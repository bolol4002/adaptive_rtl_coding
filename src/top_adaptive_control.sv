==> flow/design.v <==
`timescale 1ns / 1ps
module adaptive_control_unit (
    input  logic        clk,
    input  logic        rst_n,
    input  logic [2:0]  opcode,       
    input  logic        valid,        
    input  logic        mode,         
    output logic        reg_write,
    output logic        mem_read,
    output logic        mem_write,
    output logic        alu_src,
    output logic [2:0]  alu_op,
    output logic        branch,
    output logic        jump,
    output logic        power_mode_active,
    output logic        perf_mode_active
);
    logic        lp_reg_write;
    logic        lp_mem_read;
    logic        lp_mem_write;
    logic        lp_alu_src;
    logic [2:0]  lp_alu_op;
    logic        lp_branch;
    logic        lp_jump;
    logic        hp_reg_write;
    logic        hp_mem_read;
    logic        hp_mem_write;
    logic        hp_alu_src;
    logic [2:0]  hp_alu_op;
    logic        hp_branch;
    logic        hp_jump;
    low_power_control_unit u_low_power (
        .clk        (clk),
        .rst_n      (rst_n),
        .opcode     (opcode),
        .valid      (valid),
        .reg_write  (lp_reg_write),
        .mem_read   (lp_mem_read),
        .mem_write  (lp_mem_write),
        .alu_src    (lp_alu_src),
        .alu_op     (lp_alu_op),
        .branch     (lp_branch),
        .jump       (lp_jump)
    );
    high_perf_control_unit u_high_perf (
        .clk        (clk),
        .rst_n      (rst_n),
        .opcode     (opcode),
        .valid      (valid),
        .reg_write  (hp_reg_write),
        .mem_read   (hp_mem_read),
        .mem_write  (hp_mem_write),
        .alu_src    (hp_alu_src),
        .alu_op     (hp_alu_op),
        .branch     (hp_branch),
        .jump       (hp_jump)
    );
    always_comb begin
        if (mode) begin
            reg_write = hp_reg_write;
            mem_read  = hp_mem_read;
            mem_write = hp_mem_write;
            alu_src   = hp_alu_src;
            alu_op    = hp_alu_op;
            branch    = hp_branch;
            jump      = hp_jump;
        end
        else begin
            reg_write = lp_reg_write;
            mem_read  = lp_mem_read;
            mem_write = lp_mem_write;
            alu_src   = lp_alu_src;
            alu_op    = lp_alu_op;
            branch    = lp_branch;
            jump      = lp_jump;
        end
    end
    assign power_mode_active = ~mode;
    assign perf_mode_active  = mode;
endmodule
`timescale 1ns / 1ps
module high_perf_control_unit (
    input  logic        clk,
    input  logic        rst_n,
    input  logic [2:0]  opcode,       
    input  logic        valid,        
    output logic        reg_write,
    output logic        mem_read,
    output logic        mem_write,
    output logic        alu_src,
    output logic [2:0]  alu_op,
    output logic        branch,
    output logic        jump
);
    localparam OPCODE_NOP = 3'b000;
    localparam OPCODE_ADD = 3'b001;
    localparam OPCODE_SUB = 3'b010;
    localparam OPCODE_AND = 3'b011;
    localparam OPCODE_OR  = 3'b100;
    localparam ALU_ADD = 3'b000;
    localparam ALU_SUB = 3'b001;
    localparam ALU_AND = 3'b010;
    localparam ALU_OR  = 3'b011;
    localparam ALU_NOP = 3'b111;
    logic is_add, is_sub, is_and, is_or;
    assign is_add = (opcode == OPCODE_ADD);
    assign is_sub = (opcode == OPCODE_SUB);
    assign is_and = (opcode == OPCODE_AND);
    assign is_or  = (opcode == OPCODE_OR);
    logic        reg_write_comb;
    logic [2:0]  alu_op_comb;
    assign reg_write_comb = valid & (is_add | is_sub | is_and | is_or);
    assign alu_op_comb = ({3{is_add}} & ALU_ADD) |
                         ({3{is_sub}} & ALU_SUB) |
                         ({3{is_and}} & ALU_AND) |
                         ({3{is_or}}  & ALU_OR)  |
                         ({3{~(is_add|is_sub|is_and|is_or)}} & ALU_NOP);
    always_ff @(posedge clk or negedge rst_n) begin
        if (!rst_n) begin
            reg_write <= 1'b0;
            mem_read  <= 1'b0;
            mem_write <= 1'b0;
            alu_src   <= 1'b0;
            alu_op    <= ALU_NOP;
            branch    <= 1'b0;
            jump      <= 1'b0;
        end
        else begin
            reg_write <= reg_write_comb;
            alu_op    <= alu_op_comb;
            mem_read  <= 1'b0;
            mem_write <= 1'b0;
            alu_src   <= 1'b0;
            branch    <= 1'b0;
            jump      <= 1'b0;
        end
    end
endmodule
`timescale 1ns / 1ps
module low_power_control_unit (
    input  logic        clk,
    input  logic        rst_n,
    input  logic [2:0]  opcode,       
    input  logic        valid,        
    output logic        reg_write,
    output logic        mem_read,
    output logic        mem_write,
    output logic        alu_src,
    output logic [2:0]  alu_op,
    output logic        branch,
    output logic        jump
);
    localparam OPCODE_NOP = 3'b000;
    localparam OPCODE_ADD = 3'b001;
    localparam OPCODE_SUB = 3'b010;
    localparam OPCODE_AND = 3'b011;
    localparam OPCODE_OR  = 3'b100;
    localparam ALU_ADD = 3'b000;
    localparam ALU_SUB = 3'b001;
    localparam ALU_AND = 3'b010;
    localparam ALU_OR  = 3'b011;
    localparam ALU_NOP = 3'b111;
    logic        reg_write_q;
    logic [2:0]  alu_op_q;
    always_ff @(posedge clk or negedge rst_n) begin
        if (!rst_n) begin
            reg_write_q <= 1'b0;
            alu_op_q    <= ALU_NOP;
        end
        else if (valid) begin
            case (opcode)
                OPCODE_ADD: begin
                    reg_write_q <= 1'b1;
                    alu_op_q    <= ALU_ADD;
                end
                OPCODE_SUB: begin
                    reg_write_q <= 1'b1;
                    alu_op_q    <= ALU_SUB;
                end
                OPCODE_AND: begin
                    reg_write_q <= 1'b1;
                    alu_op_q    <= ALU_AND;
                end
                OPCODE_OR: begin
                    reg_write_q <= 1'b1;
                    alu_op_q    <= ALU_OR;
                end
                default: begin
                    reg_write_q <= 1'b0;
                    alu_op_q    <= ALU_NOP;
                end
            endcase
        end
        else begin
            reg_write_q <= 1'b0;
            alu_op_q    <= ALU_NOP;
        end
    end
    assign reg_write = reg_write_q;
    assign alu_op    = alu_op_q;
    assign mem_read  = 1'b0;
    assign mem_write = 1'b0;
    assign alu_src   = 1'b0;
    assign branch    = 1'b0;
    assign jump      = 1'b0;
endmodule
`timescale 1ns / 1ps
module top_adaptive_control (
    input  wire        clk_i,            
    input  wire        rst_n_i,          
    input  wire [2:0]  opcode_i,         
    input  wire        valid_i,          
    input  wire        mode_i,           
    output wire        reg_write_o,
    output wire        mem_read_o,
    output wire        mem_write_o,
    output wire        alu_src_o,
    output wire [2:0]  alu_op_o,
    output wire        branch_o,
    output wire        jump_o,
    output wire        led_power_mode,
    output wire        led_perf_mode
);
    logic        clk;
    logic        rst_n;
    logic [2:0]  opcode;
    logic        valid;
    logic        mode;
    logic        reg_write;
    logic        mem_read;
    logic        mem_write;
    logic        alu_src;
    logic [2:0]  alu_op;
    logic        branch;
    logic        jump;
    logic        power_mode_active;
    logic        perf_mode_active;
    logic [2:0]  opcode_sync;
    logic        valid_sync;
    logic        mode_sync;
    assign clk   = clk_i;
    assign rst_n = rst_n_i;
    always_ff @(posedge clk or negedge rst_n) begin
        if (!rst_n) begin
            opcode_sync <= 3'b0;
            valid_sync  <= 1'b0;
            mode_sync   <= 1'b0;
        end
        else begin
            opcode_sync <= opcode_i;
            valid_sync  <= valid_i;
            mode_sync   <= mode_i;
        end
    end
    assign opcode = opcode_sync;
    assign valid  = valid_sync;
    assign mode   = mode_sync;
    adaptive_control_unit u_adaptive_ctrl (
        .clk              (clk),
        .rst_n            (rst_n),
        .opcode           (opcode),
        .valid            (valid),
        .mode             (mode),
        .reg_write        (reg_write),
        .mem_read         (mem_read),
        .mem_write        (mem_write),
        .alu_src          (alu_src),
        .alu_op           (alu_op),
        .branch           (branch),
        .jump             (jump),
        .power_mode_active(power_mode_active),
        .perf_mode_active (perf_mode_active)
    );
    assign reg_write_o   = reg_write;
    assign mem_read_o    = mem_read;
    assign mem_write_o   = mem_write;
    assign alu_src_o     = alu_src;
    assign alu_op_o      = alu_op;
    assign branch_o      = branch;
    assign jump_o        = jump;
    assign led_power_mode = power_mode_active;
    assign led_perf_mode  = perf_mode_active;
endmodule
## Step by step through the tools: top_adaptive_control

The steps from the RTL of top_adaptive_control to its reports follow in flow order.
Lines are those of the file above, counted from 1.
Operators carry their Yosys type and port widths (W data, S select, Z words).
Cell names lack the library's common part.
A cell with n/a has no value.

- Top: top_adaptive_control
- Clock input: clk_i
- Cell library: sky130hd
- Library corner: tt_025C_1v80

## Word-level counts

Source: Yosys, flattened and elaborated, memories not mapped. Widths are those after wreduce; folded enables and synchronous resets count as part of the registers. Registers that Yosys merges into a memory's read port (data or address) are not register bits. Print and check cells do not count. Equal cells are merged and count once.

- Register bits: 13
- Input bits: 7
- Output and inout port bits: 11

- Equality and inequality tests: 4
- Mux-type cells: 6
- Bitwise operators: 9
- Reduce/logical cells: 1

Operators by type and width:

| cell | count |
|---|---|
| $pmux W3 S4 | 1 |
| $eq A3 B2 Y1 const B | 2 |
| $mux W3 | 2 |
| $reduce_or A4 Y1 | 1 |
| $or A1 B1 Y1 | 3 |
| $or A2 B3 Y3 | 1 |
| $eq A3 B1 Y1 const B | 1 |
| $eq A3 B3 Y1 const B | 1 |
| $mux W1 | 3 |
| $or A1 B2 Y2 | 1 |
| $not A1 Y1 | 2 |
| $or A2 B2 Y2 | 1 |
| $and A1 B1 Y1 | 1 |

## Logic depth

Longest topological path by Yosys (ltp), each cell counted once; first at word level (registers and memories cut), then after technology mapping (sequential cells cut; the memories' decode and read muxes count).

- Depth after elaboration: 6
- ABC_AREA: 0
- Depth in mapped cells: 2
- Depth with buffers taken out: 2

## Netlist

The flow's flattened synthesis, as Yosys stat reports it; memories are mapped. The netlist is that of the ABC_AREA named above (0 if unset); the other value can give another one.

Cell types:

| cell type | count |
|---|---|
| dfrtp_1 | 7 |
| dfstp_2 | 6 |
| mux2_2 | 4 |
| buf_4 | 5 |
| mux2_1 | 2 |
| xor2_1 | 2 |
| nor2_4 | 1 |
| mux2i_1 | 1 |
| nand2_1 | 2 |
| or2b_1 | 1 |
| and2_1 | 1 |
| nand2b_1 | 1 |
| nor2b_1 | 1 |
| conb_1 | 1 |
| inv_1 | 1 |

- Mapped cells: 36
- Cell area after synthesis: 518.0 µm²
- Sequential part of the area: 332.8 µm²
- Flip-flop cells: 13
- Buffers: 5

The figures by module come from a second, unflattened synthesis with its own total; it is not the netlist above.

- Cell total of the unflattened synthesis: 52
- Area (unflattened synthesis): 675.6 µm²

Rows give one instance, submodules left out.

By module:

| module | instances | cells | area (µm²) |
|---|---|---|---|
| low_power_control_unit | 1 | 18 | 205.2 |
| high_perf_control_unit | 1 | 17 | 187.7 |
| adaptive_control_unit | 1 | 12 | 157.7 |
| top_adaptive_control | 1 | 5 | 125.1 |

## Path before layout

Source: OpenSTA report_checks on the synthesized netlist (no wires, ideal clock, input and output delay 20% of the period each), path of least setup slack; recovery checks are left aside. Register names are those of the netlist, which keeps one name where synthesis merged equal registers.

- Path type: reg2out
- From: register mode_sync
- To: output alu_op_o[0]
- Clock period: 1,120 ps
- Arrival time: 837 ps
- Data required time: 896 ps
- Path slack: 59 ps
- Path delay: 837 ps
- Stages on the path: 2
- Synthesis period reached: 1,061 ps

"path delay" = arrival - input delay + setup time.
At an output port there is no setup time.
"stages on the path": output pins that drive a net of the path, with the launching flip-flop's if there is one; two outputs of one cell count as two.
"synthesis period reached" is the clock period less the worst setup slack; recovery checks do not enter. This is arithmetic on one report: input and output delays are still those of the set period (20% each).
Between the ends stands the longest chain of elaborated cells between them, by number of cells; it is not shown to be the way that was timed. Of several equally long chains one is given.
A line is the first line of the expression or statement that the cell stems from. Yosys adds cells for indexed reads and writes and turns some case tables into memories.

- Path through: dfrtp_1 mux2_2
- Length of the longest elaborated chain: 1

Ends and longest elaborated chain, after synthesis:

| element | RTL line | text |
|---|---|---|
| from (decl) | 240 | `logic        mode_sync;` |
| from (assign) | 247 | `mode_sync   <= 1'b0;` |
| from (assign) | 252 | `mode_sync   <= mode_i;` |
| $mux W3 | 59 | `if (mode) begin` |
| to (decl) | 218 | `output wire [2:0]  alu_op_o,` |

## Worst path after layout

From the final timing report of run 2: the path of least setup slack in the routed layout; clock arrival at registers is part of the times.
The report prints the path's times to 10 ps; the period is as set.

- Path type: reg2out
- From: register mode_sync
- To: output alu_op_o[1]
- Clock period: 1,100 ps
- Arrival time: 1,220 ps
- Data required time: 880 ps
- Path slack: -340 ps
- Stages on the path: 4

Between the ends stands the longest chain of elaborated cells between them, by number of cells; it is not shown to be the way that was timed. Of several equally long chains one is given.

- Path through: dfrtp_2 buf_4 mux2_2 buf_6
- Length of the longest elaborated chain: 1

Ends and longest elaborated chain, post-layout:

| element | RTL line | text |
|---|---|---|
| from (decl) | 240 | `logic        mode_sync;` |
| from (assign) | 247 | `mode_sync   <= 1'b0;` |
| from (assign) | 252 | `mode_sync   <= mode_i;` |
| $mux W3 | 59 | `if (mode) begin` |
| to (decl) | 218 | `output wire [2:0]  alu_op_o,` |

Wiki page: top_adaptive_control / flow data

Record of 2 stored runs of the RTL-to-layout flow on top_adaptive_control, platform sky130hd. The runs are unordered. Constraints: input delay and output delay 20% of the set period each, output load 0.01 pF.
"period achieved" means the clock period less the worst setup slack. The figure is calculated, with input and output delays left at 20% of the set period.
"time used up by the worst setup path" is the time allowed to the run's worst setup path (the clock period less input and output delay, where it has them) less its slack. Clock arrival times count: a late capture clock shortens it, a late launch clock lengthens it.
"time used up by the worst setup path" is given in steps of 10 ps.

### Run 1

Settings: `period_ns=1.18`, `CORE_UTILIZATION=54`, `SETUP_SLACK_MARGIN=0.25`, `PLACE_DENSITY_LB_ADDON=0.07`, `CORE_ASPECT_RATIO=0.79`, `CORE_MARGIN=9`, `CELL_PAD_IN_SITES_DETAIL_PLACEMENT=0`, `ABC_AREA=1`, `GPL_TIMING_DRIVEN=1`, `CTS_CLUSTER_SIZE=50`, `CTS_CLUSTER_DIAMETER=113`, `CAP_MARGIN=40`, `SLEW_MARGIN=0`, `MIN_ROUTING_LAYER=met1`

Unfinished; error PDN-0185 in floorplanning.

### Run 2

Settings: `period_ns=1.1`, `CAP_MARGIN=20`, `CORE_MARGIN=2`, `CORE_UTILIZATION=40`, `SLEW_MARGIN=20`

- Setup slack of the worst path: -345 ps
- Time used up by the worst setup path: 1,220 ps
- Kind of the worst setup path: reg2out
- Period achieved: 1,445 ps
- Total die area: 1,598.8 µm²
- Setup total negative slack: -1,822 ps
- Utilization after layout: 62.4%
- Mapped cell area after synthesis: 518.0 µm²
